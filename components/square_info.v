==> flow/design.v <==
module square_info(
  input [25:0] red_sequence,  
  input [25:0] yellow_sequence,
  input [25:0] blue_sequence,
  input clk,
  output [7:0] output_x,  
  output [6:0] output_y,  
  output [2:0] colour  
  );
  reg [6:0] curr_square_state, next_square_state,
            curr_row_state;
  reg [2:0] curr_colour;
  localparam BLACK = 3'b000,
             WHITE = 3'b111,
             RED = 3'b100,
             YELLOW = 3'b110,
             GREEN = 3'b010,
             CYAN = 3'b011,
             BLUE = 3'b001,
             MAGENTA = 3'b101;
  assign colour = curr_colour;
  localparam start_x = 7'b0000001,
             start_y = 7'b0110101;
  localparam x_offset = 7'b0000101,
             y_offset = 7'b0001011;
  reg [7:0] curr_x;
  reg [6:0] curr_y;
  assign output_x = curr_x;
  assign output_y = curr_y;
  localparam Square1 = 6'd0, Square2 = 6'd1, Square3 = 6'd2,
             Square4 = 6'd3, Square5 = 6'd4, Square6 = 6'd5,
             Square7 = 6'd6, Square8 = 6'd7, Square9 = 6'd8,
             Square10 = 6'd9, Square11 = 6'd10, Square12 = 6'd11,
             Square13 = 6'd12, Square14 = 6'd13, Square15 = 6'd14,
             Square16 = 6'd15, Square17 = 6'd16, Square18 = 6'd17,
             Square19 = 6'd18, Square20 = 6'd19, Square21 = 6'd20,
             Square22 = 6'd21, Square23 = 6'd22, Square24 = 6'd23,
             Square25 = 6'd24, Square26 = 6'd25, Square27 = 6'd26,
             Square28 = 6'd27, Square29 = 6'd28, Square30 = 6'd29,
             Row_Swap = 6'd30;  
  assign swap_now = (curr_square_state == Row_Swap);
  localparam row1 = 2'd0, row2 = 2'd1, row3 = 2'd2;
  always @(posedge clk)
  begin: row_state_table
    case(curr_row_state)  
      row1: curr_row_state = swap_now ? row2 : row1;
      row2: curr_row_state = swap_now ? row3 : row2;
      row3: curr_row_state = swap_now ? row1 : row3;
      default: curr_row_state = row1;
    endcase
    case(curr_square_state)  
      Square1: curr_square_state = Square2;
      Square2: curr_square_state = Square3;
      Square3: curr_square_state = Square4;
      Square4: curr_square_state = Square5;
      Square5: curr_square_state = Square6;
      Square6: curr_square_state = Square7;
      Square7: curr_square_state = Square8;
      Square8: curr_square_state = Square9;
      Square9: curr_square_state = Square10;
      Square10: curr_square_state = Square11;
      Square11: curr_square_state = Square12;
      Square12: curr_square_state = Square13;
      Square13: curr_square_state = Square14;
      Square14: curr_square_state = Square15;
      Square15: curr_square_state = Square16;
      Square16: curr_square_state = Square17;
      Square17: curr_square_state = Square18;
      Square18: curr_square_state = Square19;
      Square19: curr_square_state = Square20;
      Square20: curr_square_state = Square21;
      Square21: curr_square_state = Square22;
      Square22: curr_square_state = Square23;
      Square23: curr_square_state = Square24;
      Square24: curr_square_state = Square25;
      Square25: curr_square_state = Square26;
      Square26: curr_square_state = Row_Swap;
      Row_Swap: curr_square_state = Square1;
      default: curr_square_state = Square1;
    endcase
  end
  always@(*)
  begin: make_coordinates
	 if (curr_square_state != Row_Swap)
	   begin
        curr_x = {start_x + {x_offset * curr_square_state}};
        curr_y = {start_y + {y_offset * curr_row_state}};
		  case(curr_row_state)  
          row1: curr_colour = red_sequence[curr_square_state] ? RED : BLACK;
          row2: curr_colour = yellow_sequence[curr_square_state] ? YELLOW : BLACK;
          row3: curr_colour = blue_sequence[curr_square_state] ? BLUE : BLACK;
          default: curr_colour = WHITE;
        endcase
		end
    else
	   begin  
        curr_x = 0;
		    curr_y = 0;
		  curr_colour = BLACK;
		end
  end
endmodule
======== Tool chain data of square_info ========
What the tools print for square_info, step after step.
Line numbers count from 1 in the design file above.
Library cell names are shortened.
Not given: -
design
  design top .............................. square_info
  clock ................................... clk
  cell library ............................ sky130hd
  timing corner ........................... tt_025C_1v80

======== Word-level counts ========
Source: Yosys, flattened and elaborated, memories not mapped. Widths are those after wreduce; folded enables and synchronous resets count as part of the registers. Registers that Yosys merges into a memory's read port (data or address) are not register bits. Print and check cells do not count. Equal cells are merged and count once.
Memory sizes are those after Yosys's memory passes, which may raise the word count (mostly to a power of two), join words into wider ones and drop unused or constant bits.
word-level totals
  input bits .............................. 79
  memory bits (read-only) ................. 160
  memories ................................ 1
  flip-flop bits (word level) ............. 9
  clocked read ports x word width ......... 5
  elaborated cells ........................ 28
cells by class
  mux-type cells .......................... 11
  shift operators ......................... 3
  multiply operators ...................... 2
  $add $sub $neg .......................... 2
  reductions and logical operators ........ 3
  equality and inequality tests ........... 4
memories
  memory           depth  width  read ports  write ports  RTL line  RTL
  (no name shown)  32     5      1           0            51        case(curr_square_state)
operator list
  kind                                            number
  indexed select 26 x 7 -> 1 bit                  3
  multiplier 3 x 7 -> 7 bit with constant A       1
  2-to-1 mux 7 bit                                2
  multiplier 4 x 2 -> 6 bit with constant A       1
  parallel mux 3 bit (select 3 bit)               1
  2-to-1 mux 3 bit                                3
  adder 1 x 7 -> 7 bit with constant A            1
  adder 6 x 7 -> 7 bit with constant A            1
  equality test 7 x 5 -> 1 bit with constant B    1
  inequality test 7 x 5 -> 1 bit with constant B  1
  zero test 7 bit                                 1
  parallel mux 2 bit (select 3 bit)               1
  2-to-1 mux 2 bit                                2
  equality test 2 x 1 -> 1 bit with constant B    1
  equality test 2 bit with constant B             1
  zero test 2 bit                                 1
  2-to-1 mux 1 bit                                2
  zero test 1 bit                                 1

======== Depth ========
Depth = most cells in a row (Yosys ltp): at word level without a register or memory, in the mapped netlist without a sequential cell, where the memories' decode and read muxes count.
logic depth
  depth after elaboration ................. 4
  ABC_AREA ................................ 0
  gate-level depth with buffers ........... 10

======== Mapped cells and area ========
Yosys stat after the flow's synthesis: flattened, memories mapped to cells. It holds for the ABC_AREA given above (unset counts as 0); a run with the other value may have another netlist.
Totals and module areas in this step are rounded.
mapped netlist
  cells in the netlist .................... 148
  flip-flop cells ......................... 7
  mapped area ............................. 1,345 um2
  buffer cells ............................ 12
cell types
  cell      number  total area (um2)
  mux4_2    15      337.824
  ha_1      16      200.192
  dfxtp_1   7       140.134
  mux2i_1   13      130.125
  nor2_1    18      67.565
  nand2_1   15      56.304
  a21oi_1   6       30.029
  o21ai_1   6       30.029
  a22o_1    3       26.275
  xnor2_1   3       26.275
  buf_4     3       22.522
  buf_6     2       22.522
  mux2_2    2       22.522
  and2_1    3       18.768
  inv_1     5       18.768
  nand4_1   3       18.768
  o221ai_1  2       17.517
  xor2_1    2       17.517
Not listed: further types 17, cells in them 24.

======== Worst setup path after synthesis ========
Path of least setup slack by OpenSTA after synthesis, without wires, with an ideal clock, recovery checks aside; 20% of the period is set as input and as output delay. Where synthesis merged equal registers, the netlist keeps one of their names.
timing after synthesis
  path kind ............................... reg-to-output
  from .................................... register curr_square_state[0]
  to ...................................... output output_y[4]
  stages on the path ...................... 11
  clock period ............................ 2.16 ns
  arrival ................................. 1.834 ns
  path delay .............................. 1.834 ns
  setup slack ............................. -0.106 ns
  data required time ...................... 1.728 ns
  period reached after synthesis .......... 2.266 ns
"path delay" = arrival - input delay + setup time.
A path that ends at an output port has no setup time.
"stages on the path" counts driving pins, that of a launching flip-flop among them; a cell with two outputs on the path counts twice.
"period reached after synthesis" = period - worst setup slack (recovery checks aside). The figure is calculated, with input and output delays left at 20% of the set period.
Between the ends stands the longest chain of elaborated cells between them, by number of cells; it is not shown to be the way that was timed. Of several equally long chains one is given.
Each line given opens the expression or statement behind the cell; cells for indexed reads and writes are added by Yosys, which also makes memories of some case tables.
At most two assigning lines are given for a register; there are more.
on the way, after synthesis
  cells stage by stage .................... dfxtp_1 > buf_6 > buf_6 > buf_4 > inv_2 > ha_1 > nand2_1 > nor2_1 > clkbuf_1 > nor2_1 > buf_4
  cells in the longest elaborated chain ... 2
ends and longest elaborated chain, after synthesis
  what                            RTL line  RTL
  start: declaration              10        reg [6:0] curr_square_state, next_square_state,
  start: assignment               52        Square1: curr_square_state = Square2;
  start: assignment               53        Square2: curr_square_state = Square3;
  inequality test 7 x 5 -> 1 bit  84        if (curr_square_state != Row_Swap)
  2-to-1 mux 7 bit                84
  end: declaration                7         output [6:0] output_y,

======== Worst path after layout ========
Path of least setup slack in the final report of run 2 (OpenROAD, finished layout, wires in). Where an end is a register, its clock arrival counts in the times.
timing after layout
  path kind ............................... input-to-output
  from .................................... input blue_sequence[1]
  to ...................................... output colour[0]
  data required time ...................... 1.34 ns
  setup slack ............................. -0.73 ns
  clock period ............................ 1.67 ns
  stages on the path ...................... 7
  external input delay .................... 0.33 ns
  arrival ................................. 2.07 ns
Between the ends stands the longest chain of elaborated cells between them, by number of cells; it is not shown to be the way that was timed. Of several equally long chains one is given.
on the way, after layout
  cells stage by stage .................... clkdlybuf4s50_1 > mux4_2 > mux2_2 > a22o_1 > nor3_4 > o21ai_1 > buf_2
  cells in the longest elaborated chain ... 4
ends and longest elaborated chain, after layout
  what                               RTL line  RTL
  start: declaration                 4         input [25:0] blue_sequence,
  indexed select 26 x 7 -> 1 bit     91        row3: curr_colour = blue_sequence[curr_square_state] ? BLUE : BLACK;
  2-to-1 mux 1 bit                   91
  parallel mux 3 bit (select 3 bit)  88        case(curr_row_state)
  2-to-1 mux 3 bit                   84        if (curr_square_state != Row_Swap)
  end: declaration                   8         output [2:0] colour

Memo
Re: implementation data of square_info

Measured data: module square_info, platform sky130hd, 2 stored runs of the flow under differing settings, order arbitrary. Input and output delays are each 20% of the period that was set; the output load is 0.01 pF.
By "period reached" is meant the clock period of the run minus its worst setup slack. This is arithmetic on one report: input and output delays are still those of the set period (20% each).
"critical setup path time" means the part of the period allowed to the worst setup path (the constraints hold back 20% at inputs and 20% at outputs) less its slack; where the path has registers, the arrival times of their clocks count too.
"power consumption": no workload was simulated; the value follows from the tool's default switching activity.
Values from the reports are rounded here.

---- run 1 ----
settings
  period_ns = 3.93
  CORE_UTILIZATION = 45
  PLACE_DENSITY_LB_ADDON = 0.16
  CORE_ASPECT_RATIO = 0.53
  CELL_PAD_IN_SITES_DETAIL_PLACEMENT = 1
  GPL_ROUTABILITY_DRIVEN = 0
  CTS_CLUSTER_DIAMETER = 48
  SLEW_MARGIN = 25
  MIN_ROUTING_LAYER = met2
  CAP_MARGIN = 20
  CORE_MARGIN = 2
results
  no results, placement failed with DPL-0033

---- run 2 ----
settings
  period_ns = 1.67
  CORE_UTILIZATION = 19
  PLACE_DENSITY_LB_ADDON = 0.13
  HOLD_SLACK_MARGIN = 0.24
  CORE_ASPECT_RATIO = 1.84
  CELL_PAD_IN_SITES_GLOBAL_PLACEMENT = 3
  CTS_CLUSTER_SIZE = 78
  CTS_CLUSTER_DIAMETER = 280
  SLEW_MARGIN = 25
  MIN_ROUTING_LAYER = met1
  CAP_MARGIN = 20
  CORE_MARGIN = 2
results
  post-route worst hold slack ............. 0.541 ns
  chip area in the Yosys report ........... 1,345 um2
  critical setup path time ................ 1.73 ns
  worst path kind ......................... input-to-output
  power consumption ....................... 812.8 µW
  die footprint ........................... 7,800 um2
  worst setup slack after layout .......... -0.732 ns
  final design utilization ................ 0.466
  setup TNS ............................... -7.687 ns
  standard-cell area of the final layout .. 3,201 um2
  period reached .......................... 2.402 ns
