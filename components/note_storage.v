==> flow/design.v <==
`timescale 1ns/1ns
module note_storage(output_blue,
                   output_red,
                   output_yellow,
                   slow_clk,
                   load_n,
                   input_red,
                   input_yellow,
                   input_blue);
  output [26:0] output_blue, output_red, output_yellow;
  input slow_clk;
  input [99:0] input_red, input_yellow, input_blue;
  input load_n;
  reg [99:0] blue_reg = {100{1'b0}};
  reg [99:0] red_reg = {100{1'b0}};
  reg [99:0] yellow_reg = {100{1'b0}};
  assign output_red = red_reg[99:73];
  assign output_blue = blue_reg[99:73];
  assign output_yellow = yellow_reg[99:73];
  always @ (posedge slow_clk) begin
    if (load_n == 1'b0)  
      begin
        blue_reg <= blue_reg << 1;
        red_reg <= red_reg << 1;
        yellow_reg <= yellow_reg << 1;
      end
    else  
      begin
        blue_reg <= input_blue;
        red_reg <= input_red;
        yellow_reg <= input_yellow;
      end
  end
endmodule
* Step by step through the tools: note_storage
Tool output for the design above, in the order of the flow. Lines are those of the file above, counted from 1. Operators: Yosys type, input widths -> output width; for muxes data width and select width s. Cell names lack the library's common part. The mark -- stands for no value.
Set-up: design top note_storage, clock slow_clk, standard-cell library sky130hd, library corner tt_025C_1v80

* Word level
Counts by Yosys on the flattened word-level netlist (proc, flatten, opt, wreduce; memories kept). Register bits leave out memories and registers merged into their read ports (data or address). Print and check cells are left out. Cells with the same type and inputs are merged into one.
Operators by class: muxes and demuxes 3
Operators by type and width (count):
- $mux 100 | 3
Bit counts: bits in registers 300, output and inout bits 81, input port bits 302, elaborated cells 9

* Longest topological paths
Depth = most cells in a row (Yosys ltp): at word level without a register or memory, in the mapped netlist without a sequential cell, where the memories' decode and read muxes count.
Depth: depth in word-level cells 1, ABC_AREA 0, gate-level depth with buffers 3, gate-level depth less buffers 1

* Netlist
Source: synth_stat.txt of the flow (Yosys; design flattened, memories mapped). It holds for the ABC_AREA given above (unset counts as 0); a run with the other value may have another netlist. The area totals of this step are shown rounded.
Cells by type:
- dfxtp_1 | count 300, area in all 6005.76 µm²
- mux2_2 | count 297, area in all 3.34E+03 µm²
- buf_4 | count 81, area in all 608.083 µm²
- clkbuf_8 | count 30, area in all 412.896 µm²
- buf_6 | count 3, area in all 33.782 µm²
- and2_1 | count 3, area in all 18.768 µm²
Synthesis totals: mapped flip-flops 300, synthesis area 10400 µm², buffers 114, sequential part of the area 6010 µm², cell count 714

* Timing after synthesis
OpenSTA on the mapped netlist: ideal clock, no wires. The path of least setup slack (recovery checks aside). Input and output delay are each 20% of the period. Register names are those of the netlist, which keeps one name where synthesis merged equal registers.
Timing after synthesis: kind in2reg, from in load_n, to reg blue_reg[10], arrival 784 ps, setup time 121 ps, path buffers 2, path delay 728 ps, path slack -21 ps, time at the first pin 177 ps, required time 762 ps, stages 3, input delay 177 ps, clock period 883 ps, synthesis period reached 904 ps
"path delay" = arrival - input delay + setup time. "stages": output pins that drive a net of the path, with the launching flip-flop's if there is one; two outputs of one cell count as two. "synthesis period reached" = period - worst setup slack (recovery checks aside). The figure is calculated, with input and output delays left at 20% of the set period. The rows between start and end are the longest chain of elaborated cells between them; the timing report does not say that the signal goes this way. Where chains are equally long, one stands for them. A line is the first line of the expression or statement that the cell stems from. Yosys adds cells for indexed reads and writes and turns some case tables into memories.
Between the ends, after synthesis: path through buf_6 > clkbuf_8 > mux2_2, cells in the longest elaborated chain 1, elaborated cells between the ends (all ways) 1, RTL lines with such cells 1, those cells by class 1 x mux
RTL lines, path after synthesis:
- start: declaration | line 13 | input load_n;
- $mux 100 | line 21 | if (load_n == 1'b0)
- end: assignment | line 23 | blue_reg <= blue_reg << 1;
- end: assignment | line 29 | blue_reg <= input_blue;
- end: declaration | line 14 | reg [99:0] blue_reg = {100{1'b0}};

* Timing after layout
Path of least setup slack in the final report of run 1 (OpenROAD, finished layout, wires in). Where an end is a register, its clock arrival counts in the times. The report prints the path's times to 10 ps; the period is as set.
Timing post-layout: kind reg2out, from reg red_reg[90], to out output_red[17], clock period 1890 ps, required time 1510 ps, path buffers 1, arrival 1440 ps, stages 2, time at the first pin 490 ps, path slack 80 ps, external output delay 380 ps
Between the ends, post-layout: path through dfxtp_1 > clkdlybuf4s50_1, cells in the longest elaborated chain 0, elaborated cells between the ends (all ways) 0, RTL lines with such cells 0
RTL lines, path post-layout:
- start: declaration | line 15 | reg [99:0] red_reg = {100{1'b0}};
- start: assignment | line 24 | red_reg <= red_reg << 1;
- start: assignment | line 30 | red_reg <= input_red;
- end: declaration | line 10 | output [26:0] output_blue, output_red, output_yellow;

Design note_storage on sky130hd. What follows are 2 stored runs of the flow, each under its own settings; their order means nothing. The constraints put input and output delay at 20% of the set period each and load the outputs with 0.01 pF.
"achieved clock period": clock period set for the run, less the worst setup slack. It is reckoned from that one timing run; input and output delays stay at 20% of the period that was set.
"worst setup path time" means the part of the period allowed to the worst setup path (the constraints hold back 20% at inputs and 20% at outputs) less its slack; where the path has registers, the arrival times of their clocks count too.
"power" rests on the timing tool's default activity at the inputs, not on a simulated workload.
"worst setup path time" is known to 10 ps.
Results are given in rounded form.
[run 1] settings: period_ns=1.89, CAP_MARGIN=20, CORE_MARGIN=2, CORE_UTILIZATION=40, SLEW_MARGIN=20
[run 1] result: chip area after synthesis (Yosys) 10400 µm², die area 27400 µm², standard-cell area of the final layout 15000 µm², utilization 0.58, worst setup slack after layout 77 ps, total negative slack 0 ps, worst hold slack 363 ps, power 15.9 mW, achieved clock period 1813 ps, worst setup path time 1440 ps, worst setup path kind reg2out
[run 2] settings: period_ns=0.644, CORE_UTILIZATION=22, PLACE_DENSITY_LB_ADDON=0.1, HOLD_SLACK_MARGIN=-0.04, CORE_MARGIN=7, ABC_AREA=1, GPL_TIMING_DRIVEN=0, CAP_MARGIN=40, SLEW_MARGIN=40, MAX_ROUTING_LAYER=met4
[run 2] result: chip area after synthesis (Yosys) 10500 µm², die area 54000 µm², standard-cell area of the final layout 16600 µm², utilization 0.355, worst setup slack after layout -551 ps, total negative slack -37700 ps, worst hold slack 65 ps, power 47.5 mW, achieved clock period 1195 ps, worst setup path time 1070 ps, worst setup path kind reg2out
